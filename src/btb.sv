==> flow/design.v <==
package general_defines;
    parameter INT_DATA_W = 32;
    parameter POSIT_DATA_W = 8;
    parameter ROB_LENGTH = 16;
    parameter IQ_LENGTH = 8;
    parameter BYPASS_LENGTH = 3;
    parameter PHYS_REG_LENGTH = 64;
    parameter ARCH_REG_LENGTH = 32;
    parameter INSTR_MEM_LENGTH = 256;
    parameter DATA_MEM_LENGTH = 256;
    parameter FETCH_BUFFER_LENGTH = 8;
    parameter PHT_LENGTH = 256; 
    parameter BTB_LENGTH = 64;
    localparam ROB_IDX_W = (ROB_LENGTH > 1) ? $clog2(ROB_LENGTH) : 1;
    localparam IQ_IDX_W = (IQ_LENGTH > 1) ? $clog2(IQ_LENGTH) : 1;
    localparam BYPASS_IDX_W = (BYPASS_LENGTH > 1) ? $clog2(BYPASS_LENGTH) : 1;
    localparam PHYS_REG_IDX_W = (PHYS_REG_LENGTH > 1) ? $clog2(PHYS_REG_LENGTH) : 1;
    localparam ARCH_REG_IDX_W = (ARCH_REG_LENGTH > 1) ? $clog2(ARCH_REG_LENGTH) : 1;
    localparam INSTR_MEM_IDX_W = (INSTR_MEM_LENGTH > 1) ? $clog2(INSTR_MEM_LENGTH) : 1;
    localparam DATA_MEM_IDX_W = (DATA_MEM_LENGTH > 1) ? $clog2(DATA_MEM_LENGTH) : 1;
    localparam FETCH_BUFFER_IDX_W = (FETCH_BUFFER_LENGTH > 1) ? $clog2(FETCH_BUFFER_LENGTH) : 1;
    localparam PHT_IDX_W = (PHT_LENGTH> 1) ? $clog2(PHT_LENGTH) : 1;
    localparam BTB_IDX_W = (BTB_LENGTH > 1) ? $clog2(BTB_LENGTH) : 1;
    typedef struct packed{
        logic valid;
        logic [INSTR_MEM_IDX_W-1:0] pc;
        logic [ARCH_REG_IDX_W-1:0] logical_rd;
        logic [PHYS_REG_IDX_W-1:0] phys_rd;
        logic [PHYS_REG_IDX_W-1:0] old_phys_rd;   
        logic [INT_DATA_W-1:0] result;
        logic done;
        logic is_store;
        logic is_load;
        logic [6:0] opcode;
        logic [2:0] funct3;
        logic [6:0] funct7;
        logic is_branch;
        logic pred_taken;
        logic [INSTR_MEM_IDX_W-1:0] pred_target;
        logic branch_taken;                      
        logic [INSTR_MEM_IDX_W-1:0] branch_target;   
    } rob_entry_t;
    typedef struct packed {
        logic [6:0] opcode;
        logic [INSTR_MEM_IDX_W-1:0] pc;
        logic [PHYS_REG_IDX_W-1:0] phys_rd;
        logic [PHYS_REG_IDX_W-1:0] phys_rs1;
        logic [PHYS_REG_IDX_W-1:0] phys_rs2;
        logic [INT_DATA_W-1:0] imm;
        logic [2:0] fu_type;  
        logic rs1_ready;
        logic rs2_ready;
        logic [INT_DATA_W-1:0] rs1_value;  
        logic [INT_DATA_W-1:0] rs2_value;
        logic valid;
        logic [2:0] funct3;
        logic [6:0] funct7;
        logic [ROB_IDX_W-1:0] rob_idx;
    } iq_entry_t;
    typedef struct packed {
        logic valid;
        logic [PHYS_REG_IDX_W-1:0] phys_rd;
        logic [INT_DATA_W-1:0] result;
    } bypass_entry_t;
endpackage
import general_defines::*;
module btb(
    input  logic clk,
    input  logic rst,
    input  logic [INSTR_MEM_IDX_W-1:0] fetch_pc,  
    output logic btb_hit,
    output logic [INSTR_MEM_IDX_W-1:0] btb_target,
    input  logic update_valid,
    input  logic [INSTR_MEM_IDX_W-1:0] update_pc,
    input  logic [INSTR_MEM_IDX_W-1:0] update_target
);
    logic valid [0:BTB_LENGTH-1];  
    logic [INSTR_MEM_IDX_W-1:0] tag    [0:BTB_LENGTH-1];
    logic [INSTR_MEM_IDX_W-1:0] target [0:BTB_LENGTH-1];
    logic [BTB_IDX_W-1:0] fetch_idx;
    logic [BTB_IDX_W-1:0] update_idx;
    assign fetch_idx  = fetch_pc[BTB_IDX_W-1:0];
    assign update_idx = update_pc[BTB_IDX_W-1:0];
    always_comb begin
        if(valid[fetch_idx] && tag[fetch_idx] == fetch_pc) begin
            btb_hit    = 1'b1;
            btb_target = target[fetch_idx];
        end
        else begin
            btb_hit    = 1'b0;
            btb_target = '0;
        end
    end
    always_ff @(posedge clk) begin
        if(rst) begin
            for(int i = 0; i < BTB_LENGTH; i++) begin
                valid[i]  <= 1'b0;
                tag[i]    <= '0;
                target[i] <= '0;
            end
        end
        else if(update_valid) begin
            valid[update_idx]  <= 1'b1;
            tag[update_idx]    <= update_pc;
            target[update_idx] <= update_target;
        end
    end
endmodule
======== Step by step through the tools: btb ========
What the tools print for btb, step after step.
Lines are those of the file above, counted from 1.
Cell names lack the library's common part.
A cell with n/a has no value.
inputs
  top module .............................. btb
  clock ................................... clk
  cell library ............................ sky130hd
  library corner .......................... tt_025C_1v80

======== Word level ========
Counts by Yosys on the flattened word-level netlist (proc, flatten, opt, wreduce; memories kept). Register bits leave out memories and registers merged into their read ports (data or address); mux counts leave out enables and synchronous resets folded into registers. Print and check cells are left out. Cells with the same type and inputs are merged into one.
Memory sizes are those after Yosys's memory passes, which may raise the word count (mostly to a power of two), join words into wider ones and drop unused or constant bits.
bit counts
  memory cells ............................ 3
  memory bits (writable) .................. 1088
  register bits ........................... 0
  ROM bits ................................ 0
  bits of input ports ..................... 27
  output and inout port bits .............. 9
  bits in latches ......................... 0
cells by class
  $lt $le $gt $ge ......................... 0
  reduce/logical cells .................... 1
  bitwise logic cells ..................... 0
  shift-type cells ........................ 0
  equal/unequal tests ..................... 1
  multiplexer cells ....................... 11
  divide/modulo/power cells ............... 0
  multipliers ............................. 0
  $add $sub $neg .......................... 0
memories
  name              words  bits a word  line  text
  tag               64     8            78    logic [INSTR_MEM_IDX_W-1:0] tag    [0:BTB_LENGTH-1];
  (name not given)  64     8            79
  valid             64     1            77    logic valid [0:BTB_LENGTH-1];
operators with widths
  cell               count
  two-way mux 8 bit  5
  two-way mux 6 bit  2
  == test 8 bit      1
  two-way mux 1 bit  4
  logical AND 1 bit  1

======== Depth ========
Yosys ltp: most cells in a row. Word level: on the elaborated netlist, between registers, memories and ports. Mapped: between sequential cells and ports; inverters and the memories' decode and read muxes count.
depth
  word-level depth ........................ 3
  ABC_AREA ................................ 0
  depth in mapped cells ................... 13

======== After synthesis ========
The flow's flattened synthesis, as Yosys stat reports it; memories are mapped. The netlist is that of the ABC_AREA named above (0 if unset); the other value can give another one.
cell types
  type      count  total area (µm²)
  edfxtp_1  1024   3.07E+04
  mux4_2    244    5495.27
  and2_1    646    4.04E+03
  dfxtp_1   64     1.28E+03
  nor2_1    212    795.763
  clkbuf_1  208    780.749
  a21o_1    58     435.418
  o21ai_0   87     435.418
  nand2_1   89     334.07
  mux2i_1   26     260.25
  buf_2     34     170.163
  a22oi_1   16     120.115
  buf_1     30     112.608
  a21oi_1   21     105.101
  o211ai_1  14     105.101
  nand3_1   19     95.091
  a31oi_1   15     93.84
  inv_1     25     93.84
Not listed: further types 50, cells in them 186.
mapped netlist
  buffers ................................. 287
  flip-flops .............................. 1088
  cell area after synthesis ............... 46960.0 µm²
  standard cells after synthesis .......... 3018

======== Path before layout ========
OpenSTA on the mapped netlist: ideal clock, no wires. The path of least setup slack (recovery checks aside). Input and output delay are each 20% of the period. Register names are those of the netlist, which keeps one name where synthesis merged equal registers.
timing path post-synthesis
  path type ............................... input to output
  start point ............................. input port fetch_pc[0]
  end point ............................... output port (no name shown)
  delay of the path ....................... 2.469 ns
  data required time ...................... 3.616 ns
  arrival ................................. 3.373 ns
  stages .................................. 7
  launch time at the first pin ............ 0.904 ns
  path slack .............................. 0.243 ns
  period .................................. 4.52 ns
  external input delay .................... 0.904 ns
  path buffers ............................ 3
  synthesis period reached ................ 4.277 ns
"delay of the path" is the arrival time less input delay plus setup time.
At an output port there is no setup time.
"stages": output pins that drive a net of the path, with the launching flip-flop's if there is one; two outputs of one cell count as two.
"synthesis period reached" = period - worst setup slack (recovery checks aside). The figure is calculated, with input and output delays left at 20% of the set period.
The rows between start and end are the longest chain of elaborated cells between them; the timing report does not say that the signal goes this way. Where chains are equally long, one stands for them.
A line is the first line of the expression or statement that the cell stems from. Yosys adds cells for indexed reads and writes and turns some case tables into memories.
A memory read counts as a cell of the chain, while the word-level depth stops at memories.
between the ends, post-synthesis
  cell sequence ........................... buf_6 -> buf_2 -> buf_1 -> mux4_2 -> mux4_2 -> mux4_2 -> nor4b_1
  length of the longest elaborated chain .. 4
  elaborated cells between the ends (all ways) .. 6
  classes of those cells .................. eq/ne: 1; mux: 1; reduce/logical: 1; memory: 3
RTL lines, path post-synthesis
  what                      line  text
  from (decl)               70    input  logic [INSTR_MEM_IDX_W-1:0] fetch_pc,
  memory read (64 x 8 bit)  78    logic [INSTR_MEM_IDX_W-1:0] tag    [0:BTB_LENGTH-1];
  == test 8 bit             85    if(valid[fetch_idx] && tag[fetch_idx] == fetch_pc) begin
  logical AND 1 bit         85
  two-way mux 8 bit         85
  to (decl)                 72

======== Timing after layout ========
From the final timing report of flow run A: the path of least setup slack in the routed layout; clock arrival at registers is part of the times.
timing path after layout
  path type ............................... input to output
  start point ............................. input port fetch_pc[1]
  end point ............................... output port (no name shown)
  arrival ................................. 3.80 ns
  data required time ...................... 3.31 ns
  external input delay .................... 0.83 ns
  period .................................. 4.14 ns
  launch time at the first pin ............ 0.83 ns
  path buffers ............................ 7
  stages .................................. 15
  path slack .............................. -0.49 ns
The rows between start and end are the longest chain of elaborated cells between them; the timing report does not say that the signal goes this way. Where chains are equally long, one stands for them.
A memory read counts as a cell of the chain, while the word-level depth stops at memories.
between the ends, after layout
  cell sequence ........................... buf_8 -> buf_12 -> or3_1 -> o311ai_2 -> o41ai_2 -> nor3_4 -> buf_4 -> nor4_1 -> buf_4 -> a2111oi_4 -> o211ai_4 -> buf_6 -> nor4b_4 -> buf_4 -> buf_6
  length of the longest elaborated chain .. 4
  elaborated cells between the ends (all ways) .. 6
  classes of those cells .................. eq/ne: 1; mux: 1; reduce/logical: 1; memory: 3
RTL lines, path after layout
  what                      line  text
  from (decl)               70    input  logic [INSTR_MEM_IDX_W-1:0] fetch_pc,
  memory read (64 x 8 bit)  78    logic [INSTR_MEM_IDX_W-1:0] tag    [0:BTB_LENGTH-1];
  == test 8 bit             85    if(valid[fetch_idx] && tag[fetch_idx] == fetch_pc) begin
  logical AND 1 bit         85
  two-way mux 8 bit         85
  to (decl)                 72

==> runs of btb <==
btb through Yosys and OpenROAD on sky130hd: 2 stored runs, unordered, with their settings and measured results. The constraints put input and output delay at 20% of the set period each and load the outputs with 0.01 pF.
By "achieved period" is meant the clock period of the run minus its worst setup slack. This is arithmetic on one report: input and output delays are still those of the set period (20% each).
By "time on the worst setup path" is meant the share of the clock period that the worst setup path is allowed (20% is reserved at inputs, 20% at outputs), minus its slack. Clock arrival times at its registers enter into it.
"total power after layout": no workload was simulated; the value follows from the tool's default switching activity.

---- flow run A ----
settings
  period_ns = 4.14
  SETUP_SLACK_MARGIN = 0.97
  CAP_MARGIN = 20
  CORE_MARGIN = 2
  CORE_UTILIZATION = 40
  SLEW_MARGIN = 20
results
  time on the worst setup path ............ 2.97 ns
  kind of the worst setup path ............ input to output
  utilization after layout ................ 48.5%
  lowest hold slack ....................... 0.449 ns
  Yosys chip area after synthesis ......... 46960.0 µm²
  total die area .......................... 120156.0 µm²
  total negative slack .................... -3.812 ns
  standard-cell area after routing ........ 56467.9 µm²
  achieved period ......................... 4.625 ns
  total power after layout ................ 25055 uW
  smallest setup slack .................... -0.485 ns

---- flow run B ----
settings
  period_ns = 3.89
  CORE_UTILIZATION = 41
  SETUP_SLACK_MARGIN = -0.01
  PLACE_DENSITY_LB_ADDON = 0.19
  CORE_ASPECT_RATIO = 0.58
  ABC_AREA = 0
  GPL_ROUTABILITY_DRIVEN = 1
  CTS_CLUSTER_SIZE = 23
  CTS_CLUSTER_DIAMETER = 89
  SLEW_MARGIN = 15
  MIN_ROUTING_LAYER = met1
  MAX_ROUTING_LAYER = met5
  CAP_MARGIN = 20
  CORE_MARGIN = 2
results
  time on the worst setup path ............ 2.82 ns
  kind of the worst setup path ............ input to output
  utilization after layout ................ 47.6%
  lowest hold slack ....................... 0.452 ns
  Yosys chip area after synthesis ......... 46960.0 µm²
  total die area .......................... 117360.0 µm²
  total negative slack .................... -3.892 ns
  standard-cell area after routing ........ 54074.4 µm²
  achieved period ......................... 4.375 ns
  total power after layout ................ 22498 uW
  smallest setup slack .................... -0.485 ns
